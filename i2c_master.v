==> flow/design.v <==
module i2c_master
    #(
        parameter ADDR_BYTES = 1,
        parameter DATA_BYTES = 2,
        parameter REG_ADDR_WIDTH = 8 * ADDR_BYTES
    )(
        input  clk,             
        input  reset,           
        input  [11:0] clk_div,  
        input open_drain,  
        input  sda_in,     
        output sda_out,    
        output sda_oen,    
        input  scl_in,     
        output scl_out,    
        output scl_oen,    
        input [6:0] chip_addr,  
        input [REG_ADDR_WIDTH - 1:0] reg_addr,  
        input write_en,     
        input write_mode,   
        input read_en,      
        output reg [8 * DATA_BYTES - 1:0] data_out,    
        input [8 * DATA_BYTES - 1:0] data_in,          
        output reg [ST_WIDTH - 1:0] status,
        output reg done,
        output reg busy
    );
    localparam ST_WIDTH = 1 + ADDR_BYTES + DATA_BYTES;
    localparam SR_WIDTH = 8 * ST_WIDTH;
    localparam s_idle         = 0,
               s_start_write  = 1,
               s_start_read   = 2,
               s_stop         = 3,
               s_shift_out    = 4,
               s_shift_in     = 5,
               s_send_ack     = 6,
               s_send_nack    = 7,
               s_rcv_ack      = 8;
    reg [SR_WIDTH-1:0] sr;    
    reg [5:0] sr_count;       
    wire [2:0] byte_count;
    reg [1:0] scl_count;
    reg [11:0] clk_count;
    reg sda_reg, oen_reg, sda_s, scl_s;
    reg writing, reading, in_prog;
    (* syn_encoding = "safe" *)
    reg [3:0] state;
    assign sda_out = sda_reg;
    assign sda_oen = oen_reg;
    assign scl_out = open_drain ? 1'b0 : scl_count[1];
    assign scl_oen = open_drain ? scl_count[1] : 1'b0;
    assign byte_count = sr_count[5:3];
    always @ (posedge clk) begin
        if (~reset) begin
            state     <= s_idle;
            sda_reg   <= 1'b1;
            oen_reg   <= 1'b1;
            sr_count  <= 6'b00_0000;
            sr        <= 24'hFFF;
            writing   <= 1'b1;
            reading   <= 1'b0;
            in_prog   <= 1'b0;
            status    <= 1'b0;
            done      <= 1'b0;
            busy      <= 1'b0;
            data_out  <= 1'b0;
            scl_count <= 2'b10;
            clk_count <= 12'b0000_0000_0000;
        end
        else begin
            sda_s <= sda_in;
            scl_s <= scl_in;
            if (state == s_idle) begin
                done <= 1'b0;
                sr_count <= 6'b00_0000;
                if (~write_mode) begin
                    in_prog <= 1'b0;
                    if (in_prog) begin
                        state <= s_stop;
                        sda_reg <= 1'b0;
                        oen_reg <= 1'b0;
                    end
                    else begin
                        sda_reg <= open_drain ? 1'b0 : 1'b1;
                        oen_reg <= 1'b1;
                        clk_count <= 0;
                    end
                end
                if (in_prog) begin
                    scl_count <= 2'b00;
                    sr <= {data_in, {SR_WIDTH - 8 * DATA_BYTES{1'b0}}};
                end
                else begin
                    scl_count <= 2'b10;
                    if (ADDR_BYTES == 0) begin
                        sr <= {chip_addr, 1'b0, data_in};
                    end
                    else begin
                        sr <= {chip_addr, 1'b0, reg_addr, data_in};
                    end
                end
                if (write_en) begin
                    state   <= in_prog ? s_shift_out : s_start_write;
                    writing <= 1'b1;
                    status  <= 1'b0;
                    busy    <= 1'b1;
                end
                else if (read_en) begin
                    state    <= ADDR_BYTES == 0 ? s_start_read : s_start_write;
                    writing  <= 1'b0;
                    reading  <= 1'b0;
                    status   <= 1'b0;
                    busy     <= 1'b1;
                end
                else begin
                    busy     <= 1'b0;
                end
            end
            else begin
                if (clk_count == clk_div) begin
                    clk_count <= 2'b00;
                    scl_count <= scl_count + 1'b1;
                    case (state)
                        s_start_write: begin
                            state   <= s_shift_out;
                            sda_reg <= 1'b0;
                            oen_reg <= 1'b0;
                        end
                        s_start_read: begin
                            if (scl_count == 2'b10) begin
                                state    <= s_shift_out;
                                sda_reg  <= 1'b0;
                                oen_reg  <= 1'b0;
                                sr       <= {chip_addr, 1'b1, {8 * (ADDR_BYTES + DATA_BYTES){1'b0}}};
                                sr_count <= 6'b00_0000;
                                reading  <= 1'b1;
                            end
                        end
                        s_stop: begin
                            if (scl_count == 2'b10) begin
                                state   <= s_idle;
                                sda_reg <= open_drain ? 1'b0 : 1'b1;
                                oen_reg <= 1'b1;
                                done    <= 1'b1;
                            end
                        end
                        s_shift_out: begin
                            if (scl_count == 2'b00) begin
                                if ((sr_count[2:0]) == 3'b000 && (|sr_count)) begin
                                    state   <= s_rcv_ack;
                                    sda_reg <= open_drain ? 1'b0 : 1'b1;
                                    oen_reg <= 1'b1;
                                end
                                else begin
                                    sda_reg  <= open_drain ? 1'b0 : sr[SR_WIDTH - 1];
                                    oen_reg  <= open_drain ? sr[SR_WIDTH - 1] : 1'b0;
                                    sr       <= {sr[SR_WIDTH - 2:0], 1'b1};
                                    sr_count <= sr_count + 1'b1;
                                end
                            end
                        end
                        s_shift_in: begin
                            if (scl_count == 2'b00) begin
                                if (sr_count == 8 * (DATA_BYTES + 1)) begin
                                    state   <= s_send_nack;
                                    sda_reg <= open_drain ? 1'b0 : 1'b1;
                                    oen_reg <= 1'b1;
                                end
                                else if (sr_count[2:0] == 3'b000) begin
                                    state   <= s_send_ack;
                                    sda_reg <= 1'b0;
                                    oen_reg <= 1'b0;
                                end
                            end
                            else if (scl_count == 2'b01) begin
                                data_out <= {data_out[8 * DATA_BYTES - 2:0], sda_s};
                                sda_reg  <= open_drain ? 1'b0 : 1'b1;
                                oen_reg  <= 1'b1;
                                sr_count <= sr_count + 1'b1;
                            end
                        end
                        s_send_ack: begin
                            if (scl_count == 2'b00) begin
                                state   <= s_shift_in;
                                sda_reg <= open_drain ? 1'b0 : 1'b1;
                                oen_reg <= 1'b1;
                            end
                            else if (scl_count == 2'b01) begin
                                status <= {status[ST_WIDTH - 2:0], sda_s};
                            end
                        end
                        s_send_nack: begin
                            if (scl_count == 2'b00) begin
                                state   <= s_stop;
                                sda_reg <= 1'b0;
                                oen_reg <= 1'b0;
                            end
                            else begin
                                sda_reg <= open_drain ? 1'b0 : 1'b1;
                                oen_reg <= 1'b1;
                            end
                        end
                        s_rcv_ack: begin
                            if (scl_count == 2'b00) begin
                                if (writing && ((byte_count == DATA_BYTES + ADDR_BYTES + 1 && ~in_prog) || (byte_count == DATA_BYTES && in_prog))) begin
                                    if (write_mode) begin
                                        state   <= s_idle;
                                        in_prog <= 1'b1;
                                        done    <= 1'b1;
                                    end else begin
                                        state   <= s_stop;
                                        sda_reg <= 1'b0;
                                        oen_reg <= 1'b0;
                                    end
                                end
                                else if (~writing && ~reading && (byte_count == ADDR_BYTES + 1)) begin
                                    state <= s_start_read;
                                end
                                else if (~writing && reading) begin
                                    state <= s_shift_in;
                                end
                                else begin
                                    state    <= s_shift_out;
                                    sda_reg  <= open_drain ? 1'b0 : sr[SR_WIDTH - 1];
                                    oen_reg  <= open_drain ? sr[SR_WIDTH - 1] : 1'b0;
                                    sr       <= {sr[SR_WIDTH - 2:0], 1'b1};
                                    sr_count <= sr_count + 1'b1;
                                end
                            end
                            else if (scl_count == 2'b01) begin
                                status <= {status[ST_WIDTH - 2:0], sda_s};
                            end
                        end
                    endcase
                end
                else begin
                    if (scl_count[1] == 1'b0 || scl_s == 1'b1) begin
                        clk_count <= clk_count + 1'b1;
                    end
                end
            end
        end
    end
endmodule
# From RTL to reports: i2c_master
# What the tools print for i2c_master, step after step.
# Line numbers count from 1 in the design file above.
# Operators carry their Yosys type and port widths (W data, S select, Z words).
# Not given: n/a
[inputs]
top_module = "i2c_master"
clock_port = "clk"
library = "sky130hd"
corner = "tt_025C_1v80"

# Word level
# Yosys after proc, flatten, opt, wreduce and memory -nomap, before mapping. Memory bits, and registers merged into a memory's read port (data or address), are not among the register bits. Print and check cells are not counted. Equal cells are merged and count once.
[bits]
output_inout_bits = 26
reg_bits = 85
inputBits = 51
[op_classes]
mux = 115
n_reduce_logical = 40
n_logic = 7
eq_ne = 53
add_sub_neg = 3
[op_table]
columns = ["op", "n"]
rows = [
  ["$mux W32", 10],
  ["$pmux W32 S3", 1],
  ["$mux W4", 23],
  ["$mux W12", 5],
  ["$mux W1", 55],
  ["$mux W6", 9],
  ["$ne A3 B3 Y1 const B", 13],
  ["$ne A2 B2 Y1 const B", 16],
  ["$pmux W4 S8", 1],
  ["$ne A4 B4 Y1 const B", 7],
  ["$reduce_and A13 Y1", 2],
  ["$pmux W6 S4", 1],
  ["$reduce_bool A2 Y1", 9],
  ["$eq A4 B3 Y1 const B", 4],
  ["$pmux W1 S8", 2],
  ["$reduce_and A5 Y1", 3],
  ["$add A12 B1 Y12 const B", 1],
  ["$eq A12 B12 Y1", 1],
  ["$reduce_and A6 Y1", 2],
  ["$reduce_and A11 Y1", 1],
  ["$ne A5 B5 Y1 const B", 2],
  ["$reduce_and A9 Y1", 1],
  ["$reduce_bool A9 Y1", 1],
  ["$mux W3", 3],
  ["$eq A4 B2 Y1 const B", 2],
  ["$reduce_bool A4 Y1", 2],
  ["$mux W2", 4],
  ["$logic_and A1 B1 Y1", 7],
]
# Other operator kinds: 21; their cells: 30.

# Logic depth
# Yosys ltp: most cells in a row. Word level: on the elaborated netlist, between registers, memories and ports. Mapped: between sequential cells and ports; inverters and the memories' decode and read muxes count.
[depth]
ltp_word = 9
ABC_AREA = 0
mapped_depth = 11
depth_no_buf = 8

# Synthesis result
# Source: synth_stat.txt of the flow (Yosys; design flattened, memories mapped). It holds for the ABC_AREA given above (unset counts as 0); a run with the other value may have another netlist.
# The area totals of this step are shown rounded.
[synth_totals]
seq_area_mm2 = 0.00182
n_buf = 40
stdcells = 573
ffs = 90
yosys_area_mm2 = 0.00476
[by_type]
columns = ["type", "n"]
rows = [
  ["sky130_fd_sc_hd__dfxtp_1", 88],
  ["sky130_fd_sc_hd__nand2_1", 72],
  ["sky130_fd_sc_hd__a21boi_0", 26],
  ["sky130_fd_sc_hd__nand3_1", 35],
  ["sky130_fd_sc_hd__a21oi_1", 32],
  ["sky130_fd_sc_hd__o21ai_0", 28],
  ["sky130_fd_sc_hd__nor2_1", 36],
  ["sky130_fd_sc_hd__a221oi_1", 15],
  ["sky130_fd_sc_hd__xor2_1", 13],
  ["sky130_fd_sc_hd__nor2b_1", 17],
  ["sky130_fd_sc_hd__clkbuf_1", 28],
  ["sky130_fd_sc_hd__nor3b_1", 14],
  ["sky130_fd_sc_hd__mux2_2", 8],
  ["sky130_fd_sc_hd__mux2i_1", 9],
  ["sky130_fd_sc_hd__o211a_1", 9],
  ["sky130_fd_sc_hd__ha_1", 7],
  ["sky130_fd_sc_hd__a211oi_1", 9],
  ["sky130_fd_sc_hd__edfxtp_1", 2],
]
# Other cell types: 41; their cells: 125.

# Path before layout
# OpenSTA on the mapped netlist: ideal clock, no wires. The path of least setup slack (recovery checks aside). Input and output delay are each 20% of the period. Register names are those of the netlist, which keeps one name where synthesis merged equal registers.
[synth_path]
path_type = "input to register"
startpoint = "in clk_div[10]"
endpoint = "reg state"
period_ns = 3.18
launch_ns = 0.636
n_path_buf = 2
path_slack_ns = 0.764
setup_time_ns = 0.115
stages = 8
path_delay_ns = 1.781
arrival_ns = 2.302
period_less_setup_slack_ns = 2.416
# "path_delay_ns" = arrival - input delay + setup time.
# "stages" counts driving pins, that of a launching flip-flop among them; a cell with two outputs on the path counts twice.
# "period_less_setup_slack_ns" = period - worst setup slack (recovery checks aside). The figure is calculated, with input and output delays left at 20% of the set period.
# An end named without its bit number is one bit of that signal or, where synthesis recoded a state register, one of its new flip-flops.
# The rows between start and end are the longest chain of elaborated cells between them; the timing report does not say that the signal goes this way. Where chains are equally long, one stands for them.
# A line is the first line of the expression or statement that the cell stems from. Yosys adds cells for indexed reads and writes and turns some case tables into memories.
# A register here has more assigning lines than the two given.
[synth_via]
path_cell_list = "sky130_fd_sc_hd__xor2_1 > sky130_fd_sc_hd__nor4_1 > sky130_fd_sc_hd__and3_1 > sky130_fd_sc_hd__buf_2 > sky130_fd_sc_hd__buf_1 > sky130_fd_sc_hd__nand2_1 > sky130_fd_sc_hd__and2_1 > sky130_fd_sc_hd__o21a_1"
elab_chain_cells = 3
cone_cells = 5
lines_between = 2
cone_classes = "eq/ne: 1; mux: 2; reduce/logical: 2"
[synth_lines]
columns = ["element", "line", "rtl"]
rows = [
  ["from (decl)", 9, "input  [11:0] clk_div,"],
  ["$eq A12 B12 Y1", 120, "if (clk_count == clk_div) begin"],
  ["$mux W4", 120, ""],
  ["$mux W4", 73, "if (state == s_idle) begin"],
  ["to (assign)", 55, "state     <= s_idle;"],
  ["to (assign)", 79, "state <= s_stop;"],
  ["to (decl)", 47, "reg [3:0] state;"],
]

# Path in the finished layout
# From the final timing report of run 1: the path of least setup slack in the routed layout; clock arrival at registers is part of the times.
[layout_path]
path_type = "input to register"
startpoint = "in clk_div[9]"
endpoint = "reg status[3]"
arrival_ns = 2.98
period_ns = 2.94
launch_ns = 0.59
path_slack_ns = 0.23
stages = 9
n_path_buf = 3
setup_time_ns = 0.08
# The rows between start and end are the longest chain of elaborated cells between them; the timing report does not say that the signal goes this way. Where chains are equally long, one stands for them.
# A register here has more assigning lines than the two given.
[layout_via]
path_cell_list = "sky130_fd_sc_hd__clkdlybuf4s50_1 > sky130_fd_sc_hd__xor2_1 > sky130_fd_sc_hd__nor4_1 > sky130_fd_sc_hd__buf_4 > sky130_fd_sc_hd__and3_1 > sky130_fd_sc_hd__buf_4 > sky130_fd_sc_hd__nand3_1 > sky130_fd_sc_hd__or3b_2 > sky130_fd_sc_hd__a21boi_0"
elab_chain_cells = 3
cone_cells = 7
lines_between = 2
cone_classes = "eq/ne: 3; mux: 2; reduce/logical: 2"
[layout_lines]
columns = ["element", "line", "rtl"]
rows = [
  ["from (decl)", 9, "input  [11:0] clk_div,"],
  ["$eq A12 B12 Y1", 120, "if (clk_count == clk_div) begin"],
  ["$mux W4", 120, ""],
  ["$mux W4", 73, "if (state == s_idle) begin"],
  ["to (assign)", 189, "status <= {status[ST_WIDTH - 2:0], sda_s};"],
  ["to (assign)", 231, "status <= {status[ST_WIDTH - 2:0], sda_s};"],
  ["to (decl)", 24, "output reg [ST_WIDTH - 1:0] status,"],
]

# 2 stored runs of i2c_master in the flow (synthesis by Yosys, layout by OpenROAD, sky130hd cells), in arbitrary order. Constraints: input delay and output delay 20% of the set period each, output load 0.01 pF.
# "timing.achieved_period_ns": clock period set for the run, less the worst setup slack. It is reckoned from that one timing run; input and output delays stay at 20% of the period that was set.
# "total_power_uw" is the tool's figure for a default switching activity; nothing was simulated.
# The results are shown rounded.

[[run]]
name = "run 1"
[run.settings]
period_ns = 2.94
CORE_UTILIZATION = 18
CAP_MARGIN = 20
CORE_MARGIN = 2
SLEW_MARGIN = 20
[run.results]
synth_chip_area_mm2 = 0.00476
design.die.area_mm2 = 0.0278
final_stdcell_area_mm2 = 0.00631
post_route_util_pct = 24.3
setup_worst_slack_ns = 0.226
total_power_uw = 2760
timing.achieved_period_ns = 2.714

[[run]]
name = "run 2"
[run.settings]
period_ns = 2.0
CORE_UTILIZATION = 40
SETUP_SLACK_MARGIN = 0.12
PLACE_DENSITY_LB_ADDON = 0.17
HOLD_SLACK_MARGIN = 0.0
CELL_PAD_IN_SITES_DETAIL_PLACEMENT = 1
ABC_AREA = 0
GPL_TIMING_DRIVEN = 1
GPL_ROUTABILITY_DRIVEN = 0
CTS_CLUSTER_DIAMETER = 161
CAP_MARGIN = 20
CORE_MARGIN = 2
SLEW_MARGIN = 20
[run.results]
synth_chip_area_mm2 = 0.00476
design.die.area_mm2 = 0.0128
final_stdcell_area_mm2 = 0.00813
post_route_util_pct = 70.6
setup_worst_slack_ns = -0.973
total_power_uw = 4680
timing.achieved_period_ns = 2.973
